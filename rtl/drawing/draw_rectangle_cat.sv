==> flow/design.v <==
package vga_pkg;
    localparam HOR_PIXELS       = 1024;
    localparam VER_PIXELS       = 768;
    localparam TOTAL_HOR_PIXELS = 1344;
    localparam TOTAL_VER_PIXELS = 806;
    localparam HBLANK_START     = 1024;
    localparam HBLANK_END       = 1344;
    localparam HSYNC_START      = 1048;
    localparam HSYNC_END        = 1184;
    localparam VBLANK_START     = 768;
    localparam VBLANK_END       = 806;
    localparam VSYNC_START      = 771;
    localparam VSYNC_END        = 777;
endpackage
module draw_rectangle_cat (
    input  logic        clk,
    input  logic        rst,
    input  logic        space,
    output logic [9:0]  throw_force,
    vga_if.vga_in      vga_in,
    vga_if.vga_out      vga_out
);
    localparam X_START     = 20;
    localparam Y_START     = 400;
    localparam Y_END       = 421; 
    localparam MAX_WIDTH   = 128;
    localparam integer STEP_INTERVAL = 1_234_177;
    localparam BORDER_THICKNESS = 3;
    logic [9:0]  rect_width;
    logic [31:0] step_counter;
    logic        space_prev;
    logic        rectangle_on;
    logic [11:0] rgb_rectangle;
    always_ff @(posedge clk) begin
        if (rst) begin
            rect_width   <= 0;
            step_counter <= 0;
            throw_force  <= 0;
            space_prev   <= 0;
        end else begin
            space_prev <= space;
            if (space) begin
                if (rect_width < MAX_WIDTH) begin
                    if (step_counter >= STEP_INTERVAL) begin
                        rect_width   <= rect_width + 1;
                        step_counter <= 0;
                    end else begin
                        step_counter <= step_counter + 1;
                    end
                end
            end else begin
                rect_width   <= 0;
                step_counter <= 0;
            end
            if (space_prev && !space) begin
                throw_force <= rect_width;
            end
        end
    end
    always_comb begin
        if (space &&
            vga_in.hcount >= X_START && vga_in.hcount < (X_START + rect_width) &&
            vga_in.vcount >= Y_START && vga_in.vcount < Y_END) begin
            rectangle_on  = 1;
            rgb_rectangle = 12'hF00;
        end else if (space && (
                (vga_in.hcount >= (X_START - BORDER_THICKNESS) &&
                vga_in.hcount <  (X_START + MAX_WIDTH + BORDER_THICKNESS) &&
                vga_in.vcount >= (Y_START - BORDER_THICKNESS) &&
                vga_in.vcount <  Y_START) ||
                (vga_in.hcount >= (X_START - BORDER_THICKNESS) &&
                vga_in.hcount <  (X_START + MAX_WIDTH + BORDER_THICKNESS) &&
                vga_in.vcount >= Y_END &&
                vga_in.vcount <  (Y_END + BORDER_THICKNESS)) ||
                (vga_in.vcount >= (Y_START - BORDER_THICKNESS) &&
                vga_in.vcount <  (Y_END + BORDER_THICKNESS) &&
                vga_in.hcount >= (X_START - BORDER_THICKNESS) &&
                vga_in.hcount <  X_START) ||
                (vga_in.vcount >= (Y_START - BORDER_THICKNESS) &&
                vga_in.vcount <  (Y_END + BORDER_THICKNESS) &&
                vga_in.hcount >= (X_START + MAX_WIDTH) &&
                vga_in.hcount <  (X_START + MAX_WIDTH + BORDER_THICKNESS))
        )) begin
            rectangle_on  = 1;
            rgb_rectangle = 12'h000;
        end else begin
            rectangle_on  = 0;
            rgb_rectangle = vga_in.rgb;
        end
    end
    assign vga_out.hcount = vga_in.hcount;
    assign vga_out.vcount = vga_in.vcount;
    assign vga_out.hsync  = vga_in.hsync;
    assign vga_out.vsync  = vga_in.vsync;
    assign vga_out.hblnk  = vga_in.hblnk;
    assign vga_out.vblnk  = vga_in.vblnk;
    assign vga_out.rgb = rectangle_on ? rgb_rectangle : vga_in.rgb;
endmodule
Reports on draw_rectangle_cat
The steps from the RTL of draw_rectangle_cat to its reports follow in flow order.
Lines are those of the file above, counted from 1.
Operators: Yosys type, input widths -> output width; for muxes data width and select width s.
Library cell names are shortened.
{"block": "design", "top_module": "draw_rectangle_cat", "clk_port": "clk", "lib": "sky130hd", "pvt_corner": "tt_025C_1v80"}

Word-level counts
Source: Yosys, flattened and elaborated, memories not mapped. Widths are those after wreduce. Registers that Yosys merges into a memory's read port (data or address) are not register bits. Print and check cells do not count. Equal cells are merged and count once.
{"block": "word_totals", "reg_bits": 53, "output_inout_bits": 10, "word_cells": 14, "in_bits": 3}
{"block": "op_classes", "n_reduce_logical": 4, "compare": 2, "add_sub_neg": 2, "logic": 1, "muxes": 1}
{"block": "ops", "cell": "$add 32x1->32 const B", "count": 1}
{"block": "ops", "cell": "$ge 32x21->1 const B", "count": 1}
{"block": "ops", "cell": "$mux 32", "count": 1}
{"block": "ops", "cell": "$add 10x1->10 const B", "count": 1}
{"block": "ops", "cell": "$lt 10x8->1 const B", "count": 1}
{"block": "ops", "cell": "$reduce_and 2->1", "count": 1}
{"block": "ops", "cell": "$reduce_or 2->1", "count": 1}
{"block": "ops", "cell": "$logic_and 1x1->1", "count": 1}
{"block": "ops", "cell": "$not 1->1", "count": 1}
{"block": "ops", "cell": "$logic_not 1->1", "count": 1}

Longest topological paths
Yosys ltp: most cells in a row. Word level: on the elaborated netlist, between registers, memories and ports. Mapped: between sequential cells and ports; inverters and the memories' decode and read muxes count.
{"block": "depth", "ltp_word": 2, "abc_area": 0, "mapped_depth": 9, "mapped_depth_nobuf": 7}

Synthesis result
Source: synth_stat.txt of the flow (Yosys; design flattened, memories mapped). It holds for the ABC_AREA given above (unset counts as 0); a run with the other value may have another netlist.
{"block": "types", "cell_type": "dfxtp_1", "count": 53, "area_total_um2": 1.06E+03}
{"block": "types", "cell_type": "nand2_1", "count": 44, "area_total_um2": 165.158}
{"block": "types", "cell_type": "xor2_1", "count": 17, "area_total_um2": 148.893}
{"block": "types", "cell_type": "nor2_1", "count": 36, "area_total_um2": 135.13}
{"block": "types", "cell_type": "a21oi_1", "count": 20, "area_total_um2": 100.096}
{"block": "types", "cell_type": "nand4_1", "count": 12, "area_total_um2": 75.072}
{"block": "types", "cell_type": "nand3_1", "count": 13, "area_total_um2": 65.062}
{"block": "types", "cell_type": "ha_1", "count": 4, "area_total_um2": 50.048}
{"block": "types", "cell_type": "xnor2_1", "count": 5, "area_total_um2": 43.792}
{"block": "types", "cell_type": "and4_1", "count": 4, "area_total_um2": 35.034}
{"block": "types", "cell_type": "nor3_1", "count": 7, "area_total_um2": 35.034}
{"block": "types", "cell_type": "nand2b_1", "count": 5, "area_total_um2": 31.28}
{"block": "types", "cell_type": "a21o_1", "count": 4, "area_total_um2": 30.029}
{"block": "types", "cell_type": "mux2i_1", "count": 3, "area_total_um2": 30.029}
{"block": "types", "cell_type": "o21a_1", "count": 4, "area_total_um2": 30.029}
{"block": "types", "cell_type": "o2111ai_1", "count": 3, "area_total_um2": 26.275}
{"block": "types", "cell_type": "and2_1", "count": 4, "area_total_um2": 25.024}
{"block": "types", "cell_type": "buf_6", "count": 2, "area_total_um2": 22.522}
Other cell types: 27; their cells: 39.
{"block": "synth_totals", "synth_area_um2": 2396.0, "seqArea_um2": 1061.0, "flip_flops": 53, "mapped_cells": 279, "buffers": 8}

Timing after synthesis
Source: OpenSTA report_checks on the synthesized netlist (no wires, ideal clock, input and output delay 20% of the period each), path of least setup slack; recovery checks are left aside. Register names are those of the netlist, which keeps one name where synthesis merged equal registers.
{"block": "synth_path", "kind": "register to register", "startpoint": "reg step_counter[0]", "endpoint": "reg step_counter[18]", "setup_ps": 116, "arrival_ps": 1718, "launch_ps": 0, "driving_pins": 7, "delay_ps": 1834, "t_required_ps": 2504, "path_buffers": 0, "slack_ps": 787, "tclk_ps": 2620, "synth_period_reached_ps": 1833}
"delay_ps" is the arrival time less input delay plus setup time.
"driving_pins" counts driving pins, that of a launching flip-flop among them; a cell with two outputs on the path counts twice.
"synth_period_reached_ps" = period - worst setup slack (recovery checks aside). The figure is calculated, with input and output delays left at 20% of the set period.
Between the ends stands the longest chain of elaborated cells between them, by number of cells; it is not shown to be the way that was timed. Of several equally long chains one is given.
A line is the first line of the expression or statement that the cell stems from. Yosys adds cells for indexed reads and writes and turns some case tables into memories.
At most two assigning lines are given for a register; there are more.
{"block": "synth_via", "cell_sequence": "dfxtp_1 ha_1 or4b_4 nor4_4 nand4_1 xor2_1 nor2_2", "elab_chain_cells": 2, "cone_cells": 3, "cone_lines": 2, "cone_classes": "add/sub (1); compare (1); mux (1)"}
{"block": "synth_rtl", "item": "from (decl)", "line_no": 30, "text": "logic [31:0] step_counter;"}
{"block": "synth_rtl", "item": "from (assign)", "line_no": 37, "text": "step_counter <= 0;"}
{"block": "synth_rtl", "item": "from (assign)", "line_no": 48, "text": "step_counter <= step_counter + 1;"}
{"block": "synth_rtl", "item": "$add 32x1->32", "line_no": 48}
{"block": "synth_rtl", "item": "$mux 32", "line_no": 44, "text": "if (step_counter >= STEP_INTERVAL) begin"}
{"block": "synth_rtl", "item": "to (assign)", "line_no": 46, "text": "step_counter <= 0;"}
{"block": "synth_rtl", "item": "to (assign)", "line_no": 48}
{"block": "synth_rtl", "item": "to (decl)", "line_no": 30}

Timing after layout
Path of least setup slack in the final report of run 2 (OpenROAD, finished layout, wires in). Where an end is a register, its clock arrival counts in the times.
The report prints the path's times to 10 ps; the period is as set.
{"block": "layout_path", "kind": "register to register", "startpoint": "reg step_counter[0]", "endpoint": "reg step_counter[26]", "launch_ps": 300, "slack_ps": -20, "driving_pins": 8, "setup_ps": 50, "path_buffers": 1, "tclk_ps": 1910, "arrival_ps": 2180, "t_required_ps": 2160}
Between the ends stands the longest chain of elaborated cells between them, by number of cells; it is not shown to be the way that was timed. Of several equally long chains one is given.
At most two assigning lines are given for a register; there are more.
{"block": "layout_via", "cell_sequence": "dfxtp_4 ha_4 or4b_4 or2_4 buf_4 and4b_1 nor2_1 nor2_1", "elab_chain_cells": 2, "cone_cells": 3, "cone_lines": 2, "cone_classes": "add/sub (1); compare (1); mux (1)"}
{"block": "layout_rtl", "item": "from (decl)", "line_no": 30, "text": "logic [31:0] step_counter;"}
{"block": "layout_rtl", "item": "from (assign)", "line_no": 37, "text": "step_counter <= 0;"}
{"block": "layout_rtl", "item": "from (assign)", "line_no": 48, "text": "step_counter <= step_counter + 1;"}
{"block": "layout_rtl", "item": "$add 32x1->32", "line_no": 48}
{"block": "layout_rtl", "item": "$mux 32", "line_no": 44, "text": "if (step_counter >= STEP_INTERVAL) begin"}
{"block": "layout_rtl", "item": "to (assign)", "line_no": 46, "text": "step_counter <= 0;"}
{"block": "layout_rtl", "item": "to (assign)", "line_no": 48}
{"block": "layout_rtl", "item": "to (decl)", "line_no": 30}

FLOW RESULTS
============

Stored flow runs of draw_rectangle_cat (2 of them; Yosys, OpenROAD, sky130hd). They differ in their settings and are not a sequence. Constraints: input delay and output delay 20% of the set period each, output load 0.01 pF.
"achieved_clock_period_ps" means the clock period less the worst setup slack. The figure is calculated, with input and output delays left at 20% of the set period.
"timing.worst_path_ps" means the part of the period allowed to the worst setup path (the constraints hold back 20% at inputs and 20% at outputs) less its slack; where the path has registers, the arrival times of their clocks count too.
"power.total_uw" is the tool's figure for a default switching activity; nothing was simulated.
"timing.worst_path_ps" is given in steps of 10 ps.

{"run": "run 1", "settings": { "period_ns": 1.12, "CORE_UTILIZATION": 69, "SETUP_SLACK_MARGIN": 0.22, "PLACE_DENSITY_LB_ADDON": 0.22, "CORE_ASPECT_RATIO": 1.34, "CELL_PAD_IN_SITES_GLOBAL_PLACEMENT": 0, "CELL_PAD_IN_SITES_DETAIL_PLACEMENT": 1, "TNS_END_PERCENT": 55, "GPL_ROUTABILITY_DRIVEN": 0, "CTS_CLUSTER_DIAMETER": 306, "CAP_MARGIN": 20, "MIN_ROUTING_LAYER": "met1", "CORE_MARGIN": 2, "SLEW_MARGIN": 20 }, "outcome": "no results, placement failed with DPL-0033"}
{"run": "run 2", "settings": { "period_ns": 1.91, "CORE_UTILIZATION": 16, "SETUP_SLACK_MARGIN": 0.35, "PLACE_DENSITY": 0.58, "CORE_ASPECT_RATIO": 1.55, "CELL_PAD_IN_SITES_DETAIL_PLACEMENT": 2, "GPL_ROUTABILITY_DRIVEN": 1, "CTS_CLUSTER_SIZE": 30, "CTS_CLUSTER_DIAMETER": 253, "SLEW_MARGIN": 5, "MIN_ROUTING_LAYER": "met1", "CAP_MARGIN": 20, "CORE_MARGIN": 2 }, "results": { "worst_hold_slack_ps": 462, "dieArea_um2": 15993.6, "cell_area_final_um2": 3689.8, "fin_util_pct": 25.2, "timing.setup.ws_ps": -20, "power.total_uw": 2133, "synthArea_um2": 2396.0, "achieved_clock_period_ps": 1930, "timing.worst_path_ps": 1930, "worstPathKind": "register to register", "final_setup_tns_ps": -80 }}
